==> flow/design.v <==
module synchronize_FSM #(parameter CLK_DIV = 200) (
    input logic clk, nReset, pulse,
    output logic pulseDone);
    typedef enum logic [1:0] { waitState, pulseStart, pulseEnd } statetype;
    statetype currState, nextState;
    logic [$clog2(CLK_DIV):0] count, nextCount;
    always_ff @( posedge clk ) begin
        if (~nReset) begin
            currState <= waitState;
            count <= 0;
        end else begin
            currState <= nextState;
            count <= nextCount;
        end
    end
    always_comb begin
        case (currState)
            waitState: begin
                nextState <= pulse ? pulseStart : waitState;
                nextCount <= 1'b0;
            end
            pulseStart: begin
                nextState <= ~pulse ? pulseEnd : pulseStart;
                nextCount <= 1'b0;
            end
            pulseEnd: begin
                nextState <= (count > (CLK_DIV)) ? waitState : pulseEnd; 
                nextCount <= count + 1'b1;
            end
            default: begin
                nextState <= waitState;
                nextCount <= 1'b0;
            end
        endcase
    end
    assign pulseDone = (currState == pulseEnd);
endmodule
module clkDiv #(parameter CLK_DIV = 200)(
	input	logic	fastClk, nReset,
	output	logic	slowClk
);
	logic [17:0] 	counter;
	always_ff @(posedge fastClk) begin
		if (~nReset) begin
			counter <= 0;
			slowClk <= 1;
		end else if (counter == CLK_DIV) begin 
			counter <= 18'd0; 
			slowClk <= ~slowClk;
        end else counter <= counter + 1'b1;
	end
endmodule
Tool chain data of synchronize_FSM
What the tools print for synchronize_FSM, step after step.
Line numbers count from 1 in the design file above.
Operators carry their Yosys type and port widths (W data, S select, Z words).
Not given: -

inputs
  design top = synchronize_FSM
  clock input = clk
  standard-cell library = sky130hd
  timing corner = tt_025C_1v80

Word-level counts
Source: Yosys, flattened and elaborated, memories not mapped. Widths are those after wreduce. Registers that Yosys merges into a memory's read port (data or address) are not register bits. Print and check cells do not count. Equal cells are merged and count once.

word-level totals
  register bits = 11
  output and inout bits = 1
  word-level cells = 12

cells by class
  add/sub/neg operators = 1
  magnitude comparators = 1
  equality and inequality tests = 2
  mux-type cells = 4
  reduce/logical cells = 2

operators by type and width
  cell                   count
  $add A9 B1 Y9 const B  1
  $gt A9 B8 Y1 const B   1
  $pmux W2 S3            1
  $mux W2                2
  $eq A2 B1 Y1 const B   1
  $eq A2 B2 Y1 const B   1
  $logic_not A2 Y1       1
  $reduce_and A2 Y1      1
  $mux W1                1

Longest topological paths
Depth = most cells in a row (Yosys ltp): at word level without a register or memory, in the mapped netlist without a sequential cell, where the memories' decode and read muxes count.

logic depth
  depth after elaboration = 3
  ABC_AREA = 0
  gate-level depth with buffers = 5
  depth with buffers taken out = 5

Synthesis result
The flow's flattened synthesis, as Yosys stat reports it; memories are mapped. The netlist is that of the ABC_AREA named above (0 if unset); the other value can give another one.
The area totals of this step are shown rounded.

cell types
  cell type                   count  area in all (sq um)
  sky130_fd_sc_hd__dfxtp_1    12     240.23
  sky130_fd_sc_hd__ha_1       2      25.024
  sky130_fd_sc_hd__o21ai_0    5      25.024
  sky130_fd_sc_hd__or3_1      4      25.024
  sky130_fd_sc_hd__a21oi_1    4      20.019
  sky130_fd_sc_hd__nor2_1     5      18.768
  sky130_fd_sc_hd__xnor2_1    2      17.517
  sky130_fd_sc_hd__inv_1      4      15.014
  sky130_fd_sc_hd__nand4_1    2      12.512
  sky130_fd_sc_hd__nand2_1    3      11.261
  sky130_fd_sc_hd__nand3_1    2      10.01
  sky130_fd_sc_hd__nand3_2    1      10.01
  sky130_fd_sc_hd__o211a_1    1      10.01
  sky130_fd_sc_hd__a2111oi_0  1      8.758
  sky130_fd_sc_hd__o221ai_1   1      8.758
  sky130_fd_sc_hd__o32ai_1    1      8.758
  sky130_fd_sc_hd__xor2_1     1      8.758
  sky130_fd_sc_hd__a211oi_1   1      7.507

Not listed: further types 4, cells in them 4.

mapped netlist
  standard cells after synthesis = 56
  synthesis area = 509 sq um
  sequential area = 240 sq um
  mapped flip-flops = 12
  buffer cells = 0

Worst setup path after synthesis
Path of least setup slack by OpenSTA after synthesis, without wires, with an ideal clock, recovery checks aside; 20% of the period is set as input and as output delay. Where synthesis merged equal registers, the netlist keeps one of their names.

timing after synthesis
  kind = reg-to-reg
  start point = register count[0]
  end point = register currState
  clock period = 1.9 ns
  launch time at the first pin = 0.000 ns
  data arrival time = 1.087 ns
  path slack = 0.671 ns
  path delay = 1.230 ns
  stages on the path = 6
  period reached after synthesis = 1.229 ns

"path delay" is the arrival time less input delay plus setup time.
"stages on the path" counts driving pins, that of a launching flip-flop among them; a cell with two outputs on the path counts twice.
"period reached after synthesis" = period - worst setup slack (recovery checks aside). The figure is calculated, with input and output delays left at 20% of the set period.
An end named without its bit number is one bit of that signal or, where synthesis recoded a state register, one of its new flip-flops.

on the way, after synthesis
  cells stage by stage = sky130_fd_sc_hd__dfxtp_1 sky130_fd_sc_hd__inv_1 sky130_fd_sc_hd__ha_1 sky130_fd_sc_hd__nand2b_1 sky130_fd_sc_hd__a2111oi_0 sky130_fd_sc_hd__o221ai_1

RTL lines, path after synthesis
  item             RTL line  text
  start, declared  6         logic [$clog2(CLK_DIV):0] count, nextCount;
  start, assigned  10        count <= 0;
  start, assigned  13        count <= nextCount;
  end, assigned    9         currState <= waitState;
  end, assigned    12        currState <= nextState;
  end, declared    5         statetype currState, nextState;

Chain of elaborated cells between the ends: none given.

Path in the finished layout
From the final timing report of record 2: the path of least setup slack in the routed layout; clock arrival at registers is part of the times.

timing after layout
  kind = reg-to-reg
  start point = register count[0]
  end point = register currState
  clock period = 1.98 ns
  launch time at the first pin = 0.26 ns
  data arrival time = 1.52 ns
  path slack = 0.59 ns
  stages on the path = 6

An end named without its bit number is one bit of that signal or, where synthesis recoded a state register, one of its new flip-flops.

on the way, after layout
  cells stage by stage = sky130_fd_sc_hd__dfxtp_1 sky130_fd_sc_hd__inv_1 sky130_fd_sc_hd__ha_1 sky130_fd_sc_hd__nand2b_1 sky130_fd_sc_hd__a2111oi_1 sky130_fd_sc_hd__o221ai_1

RTL lines, path after layout
  item             RTL line  text
  start, declared  6         logic [$clog2(CLK_DIV):0] count, nextCount;
  start, assigned  10        count <= 0;
  start, assigned  13        count <= nextCount;
  end, assigned    9         currState <= waitState;
  end, assigned    12        currState <= nextState;
  end, declared    5         statetype currState, nextState;

Chain of elaborated cells between the ends: none given.

Appendix: measured runs

synchronize_FSM through Yosys and OpenROAD on sky130hd: 2 stored runs, unordered, with their settings and measured results. The constraints put input and output delay at 20% of the set period each and load the outputs with 0.01 pF.
By "achieved clock period" is meant the clock period of the run minus its worst setup slack. This is arithmetic on one report: input and output delays are still those of the set period (20% each).
By "total power of the final layout" is meant OpenSTA's value without simulated activity: inputs other than the clock are taken to toggle once in ten clock periods, and the tool carries that through the logic.
Values from the reports are rounded here.
A setting shown as - is not set for that run.
Results: - = not shown.

name                                     record 1  record 2
period_ns                                1.96      1.98
CORE_UTILIZATION                         39        23
SETUP_SLACK_MARGIN                       0.3       0.43
PLACE_DENSITY                            0.48      -
HOLD_SLACK_MARGIN                        -0.03     -
CORE_ASPECT_RATIO                        0.6       -
CTS_CLUSTER_DIAMETER                     270       69
CAP_MARGIN                               5         0
MAX_ROUTING_LAYER                        met5      met4
CORE_MARGIN                              2         2
SLEW_MARGIN                              20        20
PLACE_DENSITY_LB_ADDON                   -         0.16
GPL_ROUTABILITY_DRIVEN                   -         0
MIN_ROUTING_LAYER                        -         met1
Yosys chip area after synthesis (sq um)  -         509
die area (sq um)                         -         2610
utilization after routing                -         0.284
setup slack of the worst path (ns)       -         0.588
total power of the final layout (µW)     -         492
achieved clock period (ns)               -         1.392

Record 1: no results, floorplanning failed with PDN-0185
